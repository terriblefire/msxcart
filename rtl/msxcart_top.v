==> flow/design.v <==
module mapper (
	input  			SLOTCLK,  
	input 			RESET,
	input	[15:12]	A,
    input   [7:0] 	D,
	input   		RD, 
    input  			WR, 
    input   		MREQ, 
    input   		IORQ, 
    input   		M1, 
    input   		RFSH,
    input   		BDIR, 
    input   		EXSLTSLX,
	output [16:13]  ROMA 
);
reg [3:0] slot_register_1 = 1;
reg [3:0] slot_register_2 = 2;
reg [3:0] slot_register_3 = 3;
wire page0_n = EXSLTSLX | A[14:13] != 2'b10;  
wire page1_n = EXSLTSLX | A[14:13] != 2'b11;  
wire page2_n = EXSLTSLX | A[14:13] != 2'b00;  
wire page3_n = EXSLTSLX | A[14:13] != 2'b01;  
wire slot1_write = page1_n | WR | MREQ | ~M1; 
wire slot2_write = page2_n | WR | MREQ | ~M1;
wire slot3_write = page3_n | WR | MREQ | ~M1;
always @(posedge SLOTCLK) begin 
	if (RESET == 1'b0) begin 
		slot_register_1 <= 4'd1;
	end else begin 
		if (slot1_write == 1'b0) begin 
			slot_register_1 <= D[3:0];
		end
		if (slot2_write == 1'b0) begin 
			slot_register_2 <= D[3:0];
		end
		if (slot3_write == 1'b0) begin 
			slot_register_3 <= D[3:0];
		end
	end	
end
assign ROMA =   !page0_n ? 4'b0 :
			    !page1_n ? slot_register_1 :
			    !page2_n ? slot_register_2 : 
				  		   slot_register_3;
endmodule
module msxcart_top(
    input  SLOTCLK, 
    input  RESET, 
    input  [7:0] D,
    input  [15:12] A,
    input   EXSLTSL, 
    input   RD, 
    input   WR, 
    input   MREQ, 
    input   IORQ,  
    input   M1, 
    input   RFSH,
    input   BDIR, 
    input   [1:0] SW, 
    output  [18:12] ROMA, 
    output  ROMOE 
);
wire page0_n = A[15:14] != 2'b00;  
wire page1_n = A[15:14] != 2'b01;  
wire page2_n = A[15:14] != 2'b10;  
wire page3_n = A[15:14] != 2'b11;  
mapper MAPPER (  
    .SLOTCLK    ( SLOTCLK   ),
    .RESET      ( RESET     ), 
    .A          ( A         ),
    .D          ( D         ),
    .BDIR       ( BDIR      ),
    .RD		    ( RD 		),
	.WR 	    ( WR 		),
    .MREQ       ( MREQ      ),
    .IORQ       ( IORQ      ),
    .RFSH       ( RFSH      ),
    .M1         ( M1        ),
    .EXSLTSLX   ( EXSLTSL   ),
    .ROMA       ( ROMA[16:13] )
);
assign ROMA[12] = A[12];
assign ROMA[18:17] = 2'b00;
assign ROMOE = MREQ | RD | EXSLTSL;
endmodule
### Tool chain data of msxcart_top

The steps from the RTL of msxcart_top to its reports follow in flow order.
Lines are those of the file above, counted from 1.
Operators carry their Yosys type and port widths (W data, S select, Z words).
Cell names lack the library's common part.
Not given: -

| inputs | value |
|---|---|
| top | msxcart_top |
| clock port | SLOTCLK |
| library | sky130hd |
| timing corner | tt_025C_1v80 |

### After elaboration

Yosys after proc, flatten, opt, wreduce and memory -nomap, before mapping. Enables and synchronous resets that opt folds into registers are not counted as muxes. Memory bits, and registers merged into a memory's read port (data or address), are not among the register bits. Print and check cells are not counted. Equal cells are merged and count once.

| storage and ports | value |
|---|---|
| bits in registers | 12 |
| bits in latches | 0 |
| bits in writable memories | 0 |
| ROM bits | 0 |
| clocked read ports x word width | 0 |
| memory cells | 0 |
| output and inout port bits | 8 |

| operators by class | value |
|---|---|
| add/sub/neg operators | 0 |
| multipliers | 0 |
| divide/modulo/power cells | 0 |
| magnitude comparators | 0 |
| equality and inequality tests | 3 |
| shift-type cells | 0 |
| multiplexer cells | 3 |
| bitwise operators | 18 |
| reduce/logical cells | 3 |

Operator list:

| cell | number |
|---|---|
| $or A1 B1 Y1 | 15 |
| $mux W4 | 3 |
| $ne A2 B2 Y1 const B | 2 |
| $reduce_and A2 Y1 | 2 |
| $not A1 Y1 | 3 |
| $ne A2 B1 Y1 const B | 1 |
| $reduce_bool A2 Y1 | 1 |

### Longest topological paths

Depth = most cells in a row (Yosys ltp): at word level without a register or memory, in the mapped netlist without a sequential cell, where the memories' decode and read muxes count.

| depth | value |
|---|---|
| depth in word-level cells | 7 |
| ABC_AREA | 1 |
| mapped depth | 6 |

### Netlist

Yosys stat after the flow's synthesis: flattened, memories mapped to cells. It holds for the ABC_AREA given above (unset counts as 0); a run with the other value may have another netlist.

Cells by type:

| cell | number | area in all (sq um) |
|---|---|---|
| edfxtp_1 | 8 | 240.23 |
| dfxtp_1 | 4 | 80.077 |
| nand2_1 | 18 | 67.565 |
| nand3_1 | 13 | 65.062 |
| inv_1 | 16 | 60.058 |
| nor2_1 | 12 | 45.043 |
| o21ai_0 | 5 | 25.024 |
| buf_4 | 3 | 22.522 |
| nor2_4 | 2 | 22.522 |
| nand3_2 | 1 | 10.01 |
| conb_1 | 1 | 3.754 |

| mapped netlist | value |
|---|---|
| cells in the netlist | 83 |
| cell area after synthesis | 641.9 sq um |
| area of sequential cells | 320.3 sq um |
| mapped flip-flops | 12 |

### Worst setup path after synthesis

OpenSTA on the mapped netlist: ideal clock, no wires. The path of least setup slack (recovery checks aside). Input and output delay are each 20% of the period. Register names are those of the netlist, which keeps one name where synthesis merged equal registers.

| path post-synthesis | value |
|---|---|
| path type | input to register |
| from | input port WR |
| to | register MAPPER.slot_register_3[0] |
| clock period | 1.7 ns |
| input delay | 0.340 ns |
| library setup time | 0.329 ns |
| time at the first pin | 0.340 ns |
| arrival | 0.892 ns |
| required time | 1.371 ns |
| path slack | 0.479 ns |
| delay of the path | 0.881 ns |
| stages | 5 |
| period reached after synthesis | 1.221 ns |

"delay of the path" = arrival - input delay + setup time.
"stages" counts driving pins, that of a launching flip-flop among them; a cell with two outputs on the path counts twice.
"period reached after synthesis" = period - worst setup slack (recovery checks aside). The figure is calculated, with input and output delays left at 20% of the set period.
Between the ends stands the longest chain of elaborated cells between them, by number of cells; it is not shown to be the way that was timed. Of several equally long chains one is given.
Each line given opens the expression or statement behind the cell; cells for indexed reads and writes are added by Yosys, which also makes memories of some case tables.

| between the ends, post-synthesis | value |
|---|---|
| cells stage by stage | inv_1 nand2_1 nor2_1 nand2_1 nor2_1 |
| length of the longest elaborated chain | 5 |

Ends and longest elaborated chain, post-synthesis:

| element | RTL line | text |
|---|---|---|
| start, declared | 53 | `input   WR,` |
| $or A1 B1 Y1 x3 | 25 | `wire slot3_write = page3_n \| WR \| MREQ \| ~M1;` |
| $not A1 Y1 | - |  |
| $reduce_and A2 Y1 | - |  |
| end, assigned | 37 | `slot_register_3 <= D[3:0];` |
| end, declared | 18 | `reg [3:0] slot_register_3 = 3;` |

### Path in the finished layout

Path of least setup slack in the final report of entry A (OpenROAD, finished layout, wires in). Where an end is a register, its clock arrival counts in the times.

| path after layout | value |
|---|---|
| path type | input to output |
| from | input port A[13] |
| to | output port ROMA[14] |
| clock period | 2.55 ns |
| input delay | 0.51 ns |
| time at the first pin | 0.51 ns |
| arrival | 1.42 ns |
| required time | 2.04 ns |
| path slack | 0.62 ns |
| stages | 8 |

Between the ends stands the longest chain of elaborated cells between them, by number of cells; it is not shown to be the way that was timed. Of several equally long chains one is given.

| between the ends, after layout | value |
|---|---|
| cells stage by stage | dlygate4sd2_1 inv_2 buf_6 nand3_1 nand3_1 nand2_1 inv_1 buf_2 |
| length of the longest elaborated chain | 5 |

Ends and longest elaborated chain, after layout:

| element | RTL line | text |
|---|---|---|
| start, declared | 50 | `input  [15:12] A,` |
| $reduce_bool A2 Y1 | 21 | `wire page2_n = EXSLTSLX \| A[14:13] != 2'b00;` |
| $or A1 B1 Y1 | 21 |  |
| $mux W4 | 43 | `!page2_n ? slot_register_2 :` |
| $mux W4 | 42 | `!page1_n ? slot_register_1 :` |
| $mux W4 | 41 | `assign ROMA =   !page0_n ? 4'b0 :` |
| end, declared | 60 | `output  [18:12] ROMA,` |

Hand-over note for msxcart_top

Flow measurements of msxcart_top on sky130hd: 2 stored runs with different settings, listed in no order. Input and output delays are each 20% of the period that was set; the output load is 0.01 pF.
"achieved clock period": clock period set for the run, less the worst setup slack. It is reckoned from that one timing run; input and output delays stay at 20% of the period that was set.
"critical path time" = time allowed to the worst setup path (clock period - input delay - output delay, where it has them) - its slack; a late launch clock adds to it, a late capture clock takes from it.
By "overall power" is meant OpenSTA's value without simulated activity: inputs other than the clock are taken to toggle once in ten clock periods, and the tool carries that through the logic.

#### Entry A

| setting | value |
|---|---|
| period_ns | `2.55` |
| CORE_UTILIZATION | `54` |
| SETUP_SLACK_MARGIN | `0.55` |
| PLACE_DENSITY_LB_ADDON | `0.08` |
| ABC_AREA | `1` |
| CTS_CLUSTER_SIZE | `31` |
| SLEW_MARGIN | `20` |
| MAX_ROUTING_LAYER | `met4` |
| CAP_MARGIN | `20` |
| CORE_MARGIN | `2` |

| result | value |
|---|---|
| utilization of the finished layout | 0.792 |
| critical path time | 0.91 ns |
| worst setup path type | input to output |
| setup slack of the worst path | 0.619 ns |
| total negative setup slack | 0.000 ns |
| final worst hold slack | 0.484 ns |
| full die area | 1,480.3 sq um |
| overall power | 0.3947 mW |
| cell area after synthesis | 641.9 sq um |
| standard-cell area after layout | 879.6 sq um |
| achieved clock period | 1.931 ns |

#### Entry B

| setting | value |
|---|---|
| period_ns | `1.02` |
| CORE_UTILIZATION | `42` |
| SETUP_SLACK_MARGIN | `0.25` |
| PLACE_DENSITY_LB_ADDON | `0.22` |
| CTS_CLUSTER_DIAMETER | `195` |
| SLEW_MARGIN | `35` |
| MAX_ROUTING_LAYER | `met4` |
| CAP_MARGIN | `20` |
| CORE_MARGIN | `2` |

| result | value |
|---|---|
| overall power | 0.9565 mW |
| critical path time | 1.12 ns |
| worst setup path type | register to output |
| final worst hold slack | 0.389 ns |
| standard-cell area after layout | 824.5 sq um |
| cell area after synthesis | 590.6 sq um |
| setup slack of the worst path | -0.303 ns |
| full die area | 1,722.2 sq um |
| achieved clock period | 1.323 ns |
| utilization of the finished layout | 0.634 |
| total negative setup slack | -3.723 ns |

End of note.
